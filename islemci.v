==> flow/design.v <==
`timescale 1ns / 1ps
module islemci(
        input clk,                           
        input rst,                           
        input[31:0] buyruk,                  
        output reg[31:0] ps                  
    );
    reg signed [31:0] yazmac_obegi[7:0];     
    reg[31:0] buyruk_bellek[255:0];          
    reg[31:0] veri_bellek[127:0];            
    reg [6:0] islemkodu;                     
    reg [31:0] sayac, sayac_sonraki;         
    integer i;                               
    initial begin
        yazmac_obegi[0] = 32'b00000000_00000000_00000000_00000000;
        sayac = 0;                          
    end
    always@(posedge clk, posedge rst) begin
        yazmac_obegi[0] = 32'b00000000_00000000_00000000_00000000;
        if (rst) begin
            islemkodu = 0;
            sayac_sonraki = 0;
            for (i = 0; i < 8; i = i + 1) begin
                yazmac_obegi[i] = 32'b00000000_00000000_00000000_00000000;
            end
            for (i = 0; i < 128; i = i + 1) begin
                veri_bellek[i] = 32'b00000000_00000000_00000000_00000000;
            end
            sayac <= sayac_sonraki;
            ps <= sayac_sonraki;
        end
        else if (clk) begin
            islemkodu = buyruk[6:0];   
            if (islemkodu == 7'b0010011) begin                               
                if (buyruk[14:12] == 0) begin                                
                    yazmac_obegi[buyruk[11:7]] = yazmac_obegi[buyruk[19:15]] + $signed(buyruk[31:20]);
                end
            end
            else if (islemkodu == 7'b0110011) begin                          
                if (buyruk[31:25] == 0 & buyruk[14:12] == 0) begin           
                    yazmac_obegi[buyruk[11:7]] = yazmac_obegi[buyruk[24:20]] + yazmac_obegi[buyruk[19:15]];
                end 
                else if (buyruk[31:25] == 32 & buyruk[14:12] == 0) begin     
                    yazmac_obegi[buyruk[11:7]] = yazmac_obegi[buyruk[19:15]] - yazmac_obegi[buyruk[24:20]];
                end
                else if (buyruk[31:25] == 0 & buyruk[14:12] == 5) begin      
                    yazmac_obegi[buyruk[11:7]] = yazmac_obegi[buyruk[24:20]] | yazmac_obegi[buyruk[19:15]];
                end
                else if (buyruk[31:25] == 0 & buyruk[14:12] == 7) begin      
                    yazmac_obegi[buyruk[11:7]] = yazmac_obegi[buyruk[24:20]] & yazmac_obegi[buyruk[19:15]];
                end
                else if (buyruk[31:25] == 0 & buyruk[14:12] == 4) begin      
                    yazmac_obegi[buyruk[11:7]] = yazmac_obegi[buyruk[24:20]] ^ yazmac_obegi[buyruk[19:15]];
                end
            end
            else if (islemkodu == 7'b1100011) begin                          
                if (buyruk[14:12] == 0) begin                                
                    sayac_sonraki = (yazmac_obegi[buyruk[19:15]] == yazmac_obegi[buyruk[24:20]])
                        ? sayac + ({buyruk[31], buyruk[7], buyruk[30:25], buyruk[11:8]} * 4)
                        : sayac + 4;
                end
                else if (buyruk[14:12] == 1) begin                           
                    sayac_sonraki = (yazmac_obegi[buyruk[19:15]] != yazmac_obegi[buyruk[24:20]])
                        ? sayac + ({buyruk[31], buyruk[7], buyruk[30:25], buyruk[11:8]} * 4)
                        : sayac + 4;
                end
                else if (buyruk[14:12] == 4) begin                           
                    sayac_sonraki = (yazmac_obegi[buyruk[19:15] < yazmac_obegi[buyruk[24:20]]]) 
                        ? sayac + ({buyruk[31], buyruk[7], buyruk[30:25], buyruk[11:8]} * 4)
                        : sayac + 4;
                end
            end
            else if (islemkodu == 7'b1101111) begin                          
                yazmac_obegi[buyruk[11:7]] = sayac + 4;                                          
                sayac_sonraki = sayac + {buyruk[31], buyruk[19:12], buyruk[20], buyruk[30:21]};  
            end
            else if (islemkodu == 7'b1100111 & buyruk[14:12] == 0) begin     
                yazmac_obegi[buyruk[11:7]] = sayac + 4;                                          
                sayac_sonraki = yazmac_obegi[buyruk[19:15]] + buyruk[31:20];                     
            end
            else if (islemkodu == 7'b0110111) begin                          
                yazmac_obegi[buyruk[11:7]] = buyruk[31:12] << 12;
            end
            else if (islemkodu == 7'b0010111) begin                          
                yazmac_obegi[buyruk[11:7]] = sayac + buyruk[31:12] << 12;
            end
            else if (islemkodu == 7'b0000011) begin                          
                yazmac_obegi[buyruk[11:7]] = veri_bellek[yazmac_obegi[buyruk[19:15]] + buyruk[31:20]];
            end
            else if (islemkodu == 7'b0100011) begin                          
                veri_bellek[( yazmac_obegi[buyruk[19:15]] + {buyruk[31:25], buyruk[11:7]} ) >> 2] = yazmac_obegi[buyruk[24:20]];
            end
            sayac_sonraki = sayac + 4;
            sayac <= sayac_sonraki;
            ps <= sayac_sonraki;
        end
    end
endmodule
From RTL to reports: islemci. Tool output for the design above, in the order of the flow. Lines are those of the file above, counted from 1. Cell names lack the library's common part. The mark - stands for no value.

Top module: islemci. Clock port: clk. Cell library: sky130hd. Library corner: tt_025C_1v80.

Word level. Counts by Yosys on the flattened word-level netlist (proc, flatten, opt, wreduce). Print and check cells are left out.

The entry for bits in registers reads 64. The entry for input bits reads 34. Output and inout port bits: 32. The entry for cells after elaboration reads 3.

Add/subtract/negate cells: 1.

Operators with widths (count): adder 32 x 3 -> 32 bit with constant B (1).

Depth. Depth = most cells in a row (Yosys ltp): at word level without a register or memory, in the mapped netlist without a sequential cell, where the memories' decode and read muxes count.

For depth in word-level cells the number is 1. For ABC_AREA the number is 0. Mapped depth: 5. The figure for mapped depth without buffers is 5.

Synthesis result. Yosys stat after the flow's synthesis: flattened, memories mapped to cells. It holds for the ABC_AREA given above (unset counts as 0); a run with the other value may have another netlist.

Under mapped cells stands 154. For synthesis area the number is 0.0021546 mm². The entry for area of sequential cells reads 0.0015014 mm². Under mapped flip-flops stands 60. The entry for buffers reads 4.

Cells by type: dfrtp_1 (count 60, total area 1501.44 µm²); xor2_1 (count 18, total area 157.651 µm²); xnor2_1 (count 10, total area 87.584 µm²); nor4_2 (count 5, total area 62.56 µm²); nand3_1 (count 11, total area 55.053 µm²); nand2_1 (count 9, total area 33.782 µm²); nor2_1 (count 9, total area 33.782 µm²); inv_1 (count 7, total area 26.275 µm²); nand4_2 (count 2, total area 25.024 µm²); nor3_1 (count 5, total area 25.024 µm²); nor4_4 (count 1, total area 21.27 µm²); and3_1 (count 3, total area 18.768 µm²); nand4_1 (count 3, total area 18.768 µm²); buf_4 (count 2, total area 15.014 µm²); or4_1 (count 2, total area 15.014 µm²); ha_1 (count 1, total area 12.512 µm²); buf_6 (count 1, total area 11.261 µm²); or4b_1 (count 1, total area 10.01 µm²).

Not listed: further types 4, cells in them 4.

Path before layout. Source: OpenSTA report_checks on the synthesized netlist (no wires, ideal clock, input and output delay 20% of the period each), path of least setup slack; recovery checks are left aside. Register names are those of the netlist, which keeps one name where synthesis merged equal registers.

Kind: register -> register. From: reg sayac[2]. To: reg ps[24]. Period: 2.09 ns. The figure for setup time is 0.088 ns. The entry for time at the first pin reads 0.000 ns. Under arrival stands 1.717 ns. The figure for required time is 2.002 ns. Under slack stands 0.286 ns. The entry for path delay reads 1.805 ns. For driving pins on the path the number is 6. The figure for buffers on the path is 0. The figure for period reached after synthesis is 1.804 ns.

"path delay" = arrival - input delay + setup time. "driving pins on the path" counts driving pins, that of a launching flip-flop among them; a cell with two outputs on the path counts twice. "period reached after synthesis" = period - worst setup slack (recovery checks aside). The figure is calculated, with input and output delays left at 20% of the set period. The rows between start and end are the longest chain of elaborated cells between them; the timing report does not say that the signal goes this way. Where chains are equally long, one stands for them. Each line given opens the expression or statement behind the cell; cells for indexed reads and writes are added by Yosys, which also makes memories of some case tables.

Cell sequence: dfrtp_1 ha_1 nand4_2 or4_1 nor3_1 xor2_1. Cells in the longest elaborated chain: 1. For elaborated cells on any way between the ends the number is 1. Classes of those cells: add/sub: 1.

RTL lines, path after synthesis: start: declaration (RTL line 12) `reg [31:0] sayac, sayac_sonraki;`; start: assignment (RTL line 29) `sayac <= sayac_sonraki;`; start: assignment (RTL line 94) `sayac <= sayac_sonraki;`; adder 32 x 3 -> 32 bit (RTL line 93) `sayac_sonraki = sayac + 4;`; end: assignment (RTL line 30) `ps <= sayac_sonraki;`; end: assignment (RTL line 95) `ps <= sayac_sonraki;`; end: declaration (RTL line 6) `output reg[31:0] ps`.

Path in the finished layout. From the final timing report of flow run A: the path of least setup slack in the routed layout; clock arrival at registers is part of the times.

Kind: register -> register. From: reg sayac[14]. To: reg sayac[30]. Period: 1.2 ns. The figure for setup time is 0.10 ns. The entry for time at the first pin reads 0.35 ns. Under arrival stands 2.22 ns. The figure for required time is 1.45 ns. Under slack stands -0.77 ns. For driving pins on the path the number is 6. The figure for buffers on the path is 1.

The rows between start and end are the longest chain of elaborated cells between them; the timing report does not say that the signal goes this way. Where chains are equally long, one stands for them.

Cell sequence: dfrtp_1 nand4_1 or4_4 clkbuf_16 nor4_4 xor2_1. Cells in the longest elaborated chain: 1. For elaborated cells on any way between the ends the number is 1. Classes of those cells: add/sub: 1.

RTL lines, path after layout: start: declaration (RTL line 12) `reg [31:0] sayac, sayac_sonraki;`; start: assignment (RTL line 29) `sayac <= sayac_sonraki;`; start: assignment (RTL line 94) `sayac <= sayac_sonraki;`; adder 32 x 3 -> 32 bit (RTL line 93) `sayac_sonraki = sayac + 4;`; end: assignment (RTL line 29); end: assignment (RTL line 94); end: declaration (RTL line 12).

FLOW RESULTS
============

Stored flow runs of islemci (2 of them; Yosys, OpenROAD, sky130hd). They differ in their settings and are not a sequence. Constraints: input delay and output delay 20% of the set period each, output load 0.01 pF. By "clock period achieved" is meant the clock period of the run minus its worst setup slack. This is arithmetic on one report: input and output delays are still those of the set period (20% each). "worst path time": the worst setup path's part of the clock period (all of it between registers, 20% less for each end at a port) less its slack. A launch clock that arrives late makes it longer, a capture clock that arrives late makes it shorter. "total power after layout" rests on the timing tool's default activity at the inputs, not on a simulated workload.

Files of flow run A:
==> flow/run.sh <==
#!/bin/bash
# the make line also repeats the synthesis and layout settings of config.mk as NAME=value (left out here)
make -C /OpenROAD-flow-scripts/flow DESIGN_CONFIG=/design/flow/config.mk WORK_HOME=/design/flow/orfs CLKGATE_MAP_FILE= finish
==> flow/config.mk <==
export PLATFORM = sky130hd
export DESIGN_NAME = islemci
export DESIGN_NICKNAME = islemci
export VERILOG_FILES = /design/flow/design.v
export SDC_FILE = /design/flow/constraint.sdc
export NUM_CORES = 4
export LEC_CHECK = 0
export CAP_MARGIN = 20
export CELL_PAD_IN_SITES_DETAIL_PLACEMENT = 1
export CORE_ASPECT_RATIO = 0.97
export CORE_MARGIN = 2
export CORE_UTILIZATION = 48
export CTS_CLUSTER_DIAMETER = 189
export GPL_TIMING_DRIVEN = 0
export MIN_ROUTING_LAYER = met2
export PLACE_DENSITY_LB_ADDON = 0.26
export SLEW_MARGIN = 15
==> flow/constraint.sdc <==
create_clock -name core_clock -period 1.2 [get_ports {clk}]
set_input_delay 0.2400 -clock core_clock [delete_from_list [all_inputs] [get_ports {clk}]]
set_output_delay 0.2400 -clock core_clock [all_outputs]
set_load 0.01 [all_outputs]

Results of flow run A. The area of the synthesized netlist comes to 0.0021546 mm². The measured total die area is 0.0050407 mm². The standard-cell area after routing reads 0.0032444 mm². For the utilization of the finished layout the run shows 76.7 %. For the setup slack of the critical path the run shows -0.774 ns. The setup total negative slack is -24.153 ns. The total power after layout comes to 0.004027 W. The clock period achieved reads 1.974 ns. The worst path time comes to 1.97 ns. Kind of the worst setup path: register -> register.

Files of flow run B:
==> flow/run.sh <==
#!/bin/bash
# the make line also repeats the synthesis and layout settings of config.mk as NAME=value (left out here)
make -C /OpenROAD-flow-scripts/flow DESIGN_CONFIG=/design/flow/config.mk WORK_HOME=/design/flow/orfs CLKGATE_MAP_FILE= finish
==> flow/config.mk <==
export PLATFORM = sky130hd
export DESIGN_NAME = islemci
export DESIGN_NICKNAME = islemci
export VERILOG_FILES = /design/flow/design.v
export SDC_FILE = /design/flow/constraint.sdc
export NUM_CORES = 4
export LEC_CHECK = 0
export CAP_MARGIN = 20
export CORE_MARGIN = 2
export CORE_UTILIZATION = 40
export SLEW_MARGIN = 20
==> flow/constraint.sdc <==
create_clock -name core_clock -period 1.52 [get_ports {clk}]
set_input_delay 0.3040 -clock core_clock [delete_from_list [all_inputs] [get_ports {clk}]]
set_output_delay 0.3040 -clock core_clock [all_outputs]
set_load 0.01 [all_outputs]

Results of flow run B. The area of the synthesized netlist comes to 0.0021546 mm². The measured total die area is 0.0059892 mm². The standard-cell area after routing reads 0.0032218 mm². For the utilization of the finished layout the run shows 62.7 %. For the setup slack of the critical path the run shows -0.228 ns. The setup total negative slack is -5.484 ns. The total power after layout comes to 0.002843 W. The clock period achieved reads 1.748 ns. The worst path time comes to 1.75 ns. Kind of the worst setup path: register -> register.
